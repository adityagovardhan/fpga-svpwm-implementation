==> flow/design.v <==
`timescale 1 ns / 1 ns
module TriangularWaves
          (
           clk,
           reset,
           clk_enable,
           ce_out,
           Out5
          );
  input   clk;
  input   reset;
  input   clk_enable;
  output  ce_out;
  output  signed [15:0] Out5;   
  wire enb;
  wire signed [15:0] Constant_out1;   
  reg [15:0] Counter_Limited_count;   
  wire [15:0] Counter_Limited_out1;   
  wire signed [15:0] Add_out1;   
  wire switch_compare_1;
  wire signed [15:0] Counter_Limited_out1_dtc;   
  wire signed [15:0] Switch_out1;   
  wire signed [15:0] Constant1_out1;   
  wire signed [15:0] Add1_out1;   
  assign Constant_out1 = 16'sd12499;
  assign enb = clk_enable;
  always @(posedge clk or posedge reset)
    begin : Counter_Limited_process
      if (reset == 1'b1) begin
        Counter_Limited_count <= 16'b0000000000000000;
      end
      else begin
        if (enb) begin
          if (Counter_Limited_count == 16'b0011000011010011) begin
            Counter_Limited_count <= 16'b0000000000000000;
          end
          else begin
            Counter_Limited_count <= Counter_Limited_count + 16'b1;
          end
        end
      end
    end
  assign Counter_Limited_out1 = Counter_Limited_count;
  assign Add_out1 = Constant_out1 - $signed({1'b0, Counter_Limited_out1});
  assign switch_compare_1 = (Add_out1 >= 16'sb0001100001101001 ? 1'b1 :
              1'b0);
  assign Counter_Limited_out1_dtc = Counter_Limited_out1;
  assign Switch_out1 = (switch_compare_1 == 1'b0 ? Counter_Limited_out1_dtc :
              Add_out1);
  assign Constant1_out1 = 16'sd9374;
  assign Add1_out1 = Switch_out1 - Constant1_out1;
  assign Out5 = Add1_out1;
  assign ce_out = clk_enable;
endmodule   
# Step by step through the tools: TriangularWaves
# The steps from the RTL of TriangularWaves to its reports follow in flow order.
# Line numbers count from 1 in the design file above.
# Cell names lack the library's common part.
# A cell with - has no value.
dict set report inputs {
  design {TriangularWaves}
  clk_port {clk}
  library {sky130hd}
  corner {tt_025C_1v80}
}

# Word level
# Yosys after proc, flatten, opt, wreduce and memory -nomap, before mapping. Enables and synchronous resets that opt folds into registers are not counted as muxes. Memory bits, and registers merged into a memory's read port (data or address), are not among the register bits. Print and check cells are not counted. Equal cells are merged and count once.
dict set report op_classes {
  n_cmp 1
  eq_ne 1
  muxes 3
  n_addsub 3
}
# operator n
set ops {}
lappend ops {{2-to-1 mux 16 bit} 2}
lappend ops {{subtractor 14 x 16 -> 16 bit (first input constant)} 1}
lappend ops {{adder 16 x 1 -> 16 bit (second input constant)} 1}
lappend ops {{greater-or-equal comparator 16 x 14 -> 1 bit (second input constant)} 1}
lappend ops {{equality test 16 x 14 -> 1 bit (second input constant)} 1}
lappend ops {{subtractor 16 x 15 -> 16 bit (second input constant)} 1}
lappend ops {{2-to-1 mux 1 bit} 1}
dict set report bits {
  regBits 16
  word_cells 9
  out_inout_bits 17
}

# Longest topological paths
# Depth = most cells in a row (Yosys ltp): at word level without a register or memory, in the mapped netlist without a sequential cell, where the memories' decode and read muxes count.
dict set report logic_depth {
  depth_word 5
  ABC_AREA 0
  mapped_depth 18
}

# After synthesis
# Yosys stat after the flow's synthesis: flattened, memories mapped to cells. It holds for the ABC_AREA given above (unset counts as 0); a run with the other value may have another netlist.
# cell n area_total_um2
set by_type {}
lappend by_type {dfrtp_1 16 400.384}
lappend by_type {xnor2_1 26 227.718}
lappend by_type {nor2_1 32 120.115}
lappend by_type {xor2_1 12 105.101}
lappend by_type {ha_1 7 87.584}
lappend by_type {nand2_1 18 67.565}
lappend by_type {o21ai_0 12 60.058}
lappend by_type {nor3_1 11 55.053}
lappend by_type {mux2_2 4 45.043}
lappend by_type {nand3_1 8 40.038}
lappend by_type {inv_1 10 37.536}
lappend by_type {nand2b_1 6 37.536}
lappend by_type {o21a_1 5 37.536}
lappend by_type {clkbuf_1 9 33.782}
lappend by_type {a21oi_1 6 30.029}
lappend by_type {buf_2 6 30.029}
lappend by_type {mux2i_1 3 30.029}
lappend by_type {o211ai_1 4 30.029}
# Other cell types: 38; their cells: 64.
dict set report mapped {
  flip_flops 16
  mapped_cells 259
  buffers 18
  area_mm2 0.0019994
  sequential_area_mm2 0.0004004
}

# Worst setup path after synthesis
# Source: OpenSTA report_checks on the synthesized netlist (no wires, ideal clock, input and output delay 20% of the period each), path of least setup slack; recovery checks are left aside. Register names are those of the netlist, which keeps one name where synthesis merged equal registers.
dict set report synth_path {
  path_kind {reg2out}
  startpoint {register Counter_Limited_count[2]}
  endpoint {output Out5[9]}
  driving_pins 19
  arrival_time_ns 4.379
  t_required_ns 4.680
  output_delay_ns 1.170
  tclk_ns 5.85
  path_delay_ns 4.379
  slack_ns 0.301
  path_buffers 3
  period_less_setup_slack_ns 5.549
}
# "path_delay_ns" is the arrival time less input delay plus setup time.
# A path that ends at an output port has no setup time.
# "driving_pins": output pins that drive a net of the path, with the launching flip-flop's if there is one; two outputs of one cell count as two.
# "period_less_setup_slack_ns" = period - worst setup slack (recovery checks aside). The figure is calculated, with input and output delays left at 20% of the set period.
# The rows between start and end are the longest chain of elaborated cells between them; the timing report does not say that the signal goes this way. Where chains are equally long, one stands for them.
# A line is the first line of the expression or statement that the cell stems from. Yosys adds cells for indexed reads and writes and turns some case tables into memories.
# A register here has more assigning lines than the two given.
dict set report synth_via {
  path_cell_list {dfrtp_1 inv_1 ha_1 nor2b_1 o21a_1 buf_2 a211o_1 a2111o_1 a31oi_2 buf_6 clkbuf_1 xnor2_1 ha_1 nand3_1 mux2_2 a32o_1 a21o_1 a221o_1 xnor2_1}
  elab_chain_cells 5
  cells_between 5
  cone_lines 4
  classes_between {2 x add/sub; 1 x compare; 2 x mux}
}
# element line_no
set synth_rtl {}
lappend synth_rtl {{start: declaration} 17} ;# reg [15:0] Counter_Limited_count;
lappend synth_rtl {{start: assignment} 30} ;# Counter_Limited_count <= 16'b0000000000000000;
lappend synth_rtl {{start: assignment} 38} ;# Counter_Limited_count <= Counter_Limited_count + 16'b1;
lappend synth_rtl {{subtractor 14 x 16 -> 16 bit} 44} ;# assign Add_out1 = Constant_out1 - $signed({1'b0, Counter_Limited_out1});
lappend synth_rtl {{greater-or-equal comparator 16 x 14 -> 1 bit} 45} ;# assign switch_compare_1 = (Add_out1 >= 16'sb0001100001101001 ? 1'b1 :
lappend synth_rtl {{2-to-1 mux 1 bit} 45}
lappend synth_rtl {{2-to-1 mux 16 bit} 48} ;# assign Switch_out1 = (switch_compare_1 == 1'b0 ? Counter_Limited_out1_dtc :
lappend synth_rtl {{subtractor 16 x 15 -> 16 bit} 51} ;# assign Add1_out1 = Switch_out1 - Constant1_out1;
lappend synth_rtl {{end: declaration} 14} ;# output  signed [15:0] Out5;

# Timing after layout
# Path of least setup slack in the final report of entry A (OpenROAD, finished layout, wires in). Where an end is a register, its clock arrival counts in the times.
dict set report layout_path {
  path_kind {reg2out}
  startpoint {register Counter_Limited_count[3]}
  endpoint {output Out5[13]}
  driving_pins 17
  path_buffers 1
  tclk_ns 6.07
  t_required_ns 4.86
  arrival_time_ns 4.38
  slack_ns 0.48
  output_delay_ns 1.21
}
# The rows between start and end are the longest chain of elaborated cells between them; the timing report does not say that the signal goes this way. Where chains are equally long, one stands for them.
# A register here has more assigning lines than the two given.
dict set report layout_via {
  path_cell_list {dfrtp_2 inv_2 ha_4 nor2b_2 o21a_1 a211o_1 a2111o_1 a31oi_2 xnor2_1 ha_2 nand3_1 mux2_2 a32o_1 a21oi_2 nor2_1 xnor2_1 clkdlybuf4s50_1}
  elab_chain_cells 5
  cells_between 5
  cone_lines 4
  classes_between {2 x add/sub; 1 x compare; 2 x mux}
}
# element line_no
set layout_rtl {}
lappend layout_rtl {{start: declaration} 17} ;# reg [15:0] Counter_Limited_count;
lappend layout_rtl {{start: assignment} 30} ;# Counter_Limited_count <= 16'b0000000000000000;
lappend layout_rtl {{start: assignment} 38} ;# Counter_Limited_count <= Counter_Limited_count + 16'b1;
lappend layout_rtl {{subtractor 14 x 16 -> 16 bit} 44} ;# assign Add_out1 = Constant_out1 - $signed({1'b0, Counter_Limited_out1});
lappend layout_rtl {{greater-or-equal comparator 16 x 14 -> 1 bit} 45} ;# assign switch_compare_1 = (Add_out1 >= 16'sb0001100001101001 ? 1'b1 :
lappend layout_rtl {{2-to-1 mux 1 bit} 45}
lappend layout_rtl {{2-to-1 mux 16 bit} 48} ;# assign Switch_out1 = (switch_compare_1 == 1'b0 ? Counter_Limited_out1_dtc :
lappend layout_rtl {{subtractor 16 x 15 -> 16 bit} 51} ;# assign Add1_out1 = Switch_out1 - Constant1_out1;
lappend layout_rtl {{end: declaration} 14} ;# output  signed [15:0] Out5;

Measured data: module TriangularWaves, platform sky130hd, 2 stored runs of the flow under differing settings, order arbitrary. Input and output delays are each 20% of the period that was set; the output load is 0.01 pF.
"period_reached_ns" = clock period - worst setup slack. The figure is calculated, with input and output delays left at 20% of the set period.
By "worst_path_ns" is meant the share of the clock period that the worst setup path is allowed (20% is reserved at inputs, 20% at outputs), minus its slack. Clock arrival times at its registers enter into it.

[flow] entry A: files
==> flow/run.sh <==
#!/bin/bash
# the make line also repeats the synthesis and layout settings of config.mk as NAME=value (left out here)
make -C /OpenROAD-flow-scripts/flow DESIGN_CONFIG=/design/flow/config.mk WORK_HOME=/design/flow/orfs CLKGATE_MAP_FILE= finish
==> flow/config.mk <==
export PLATFORM = sky130hd
export DESIGN_NAME = TriangularWaves
export DESIGN_NICKNAME = TriangularWaves
export VERILOG_FILES = /design/flow/design.v
export SDC_FILE = /design/flow/constraint.sdc
export NUM_CORES = 4
export LEC_CHECK = 0
export CAP_MARGIN = 20
export CORE_MARGIN = 2
export CORE_UTILIZATION = 40
export SETUP_SLACK_MARGIN = 0.21
export SLEW_MARGIN = 20
==> flow/constraint.sdc <==
create_clock -name core_clock -period 6.07 [get_ports {clk}]
set_input_delay 1.2140 -clock core_clock [delete_from_list [all_inputs] [get_ports {clk}]]
set_output_delay 1.2140 -clock core_clock [all_outputs]
set_load 0.01 [all_outputs]

[flow] entry A: metrics
[metrics] timing.hold.ws_ns = 0.566
[metrics] die_mm2 = 0.0055801
[metrics] setup_ws_ns = 0.481
[metrics] synth_area_mm2 = 0.0019994
[metrics] timing.setup.tns_ns = 0.000
[metrics] period_reached_ns = 5.589
[metrics] worst_path_ns = 4.38
[metrics] worstPathKind = reg2out
[metrics] fin_util_frac = 0.497

[flow] entry B: files
==> flow/run.sh <==
#!/bin/bash
# the make line also repeats the synthesis and layout settings of config.mk as NAME=value (left out here)
make -C /OpenROAD-flow-scripts/flow DESIGN_CONFIG=/design/flow/config.mk WORK_HOME=/design/flow/orfs CLKGATE_MAP_FILE= finish
==> flow/config.mk <==
export PLATFORM = sky130hd
export DESIGN_NAME = TriangularWaves
export DESIGN_NICKNAME = TriangularWaves
export VERILOG_FILES = /design/flow/design.v
export SDC_FILE = /design/flow/constraint.sdc
export NUM_CORES = 4
export LEC_CHECK = 0
export CAP_MARGIN = 20
export CELL_PAD_IN_SITES_GLOBAL_PLACEMENT = 3
export CORE_MARGIN = 2
export CORE_UTILIZATION = 45
export GPL_TIMING_DRIVEN = 0
export HOLD_SLACK_MARGIN = -0.02
export PLACE_DENSITY = 0.62
export SLEW_MARGIN = 20
export TNS_END_PERCENT = 95
==> flow/constraint.sdc <==
create_clock -name core_clock -period 6.47 [get_ports {clk}]
set_input_delay 1.2940 -clock core_clock [delete_from_list [all_inputs] [get_ports {clk}]]
set_output_delay 1.2940 -clock core_clock [all_outputs]
set_load 0.01 [all_outputs]

[flow] entry B: not finished: placement ended with error GPL-0301
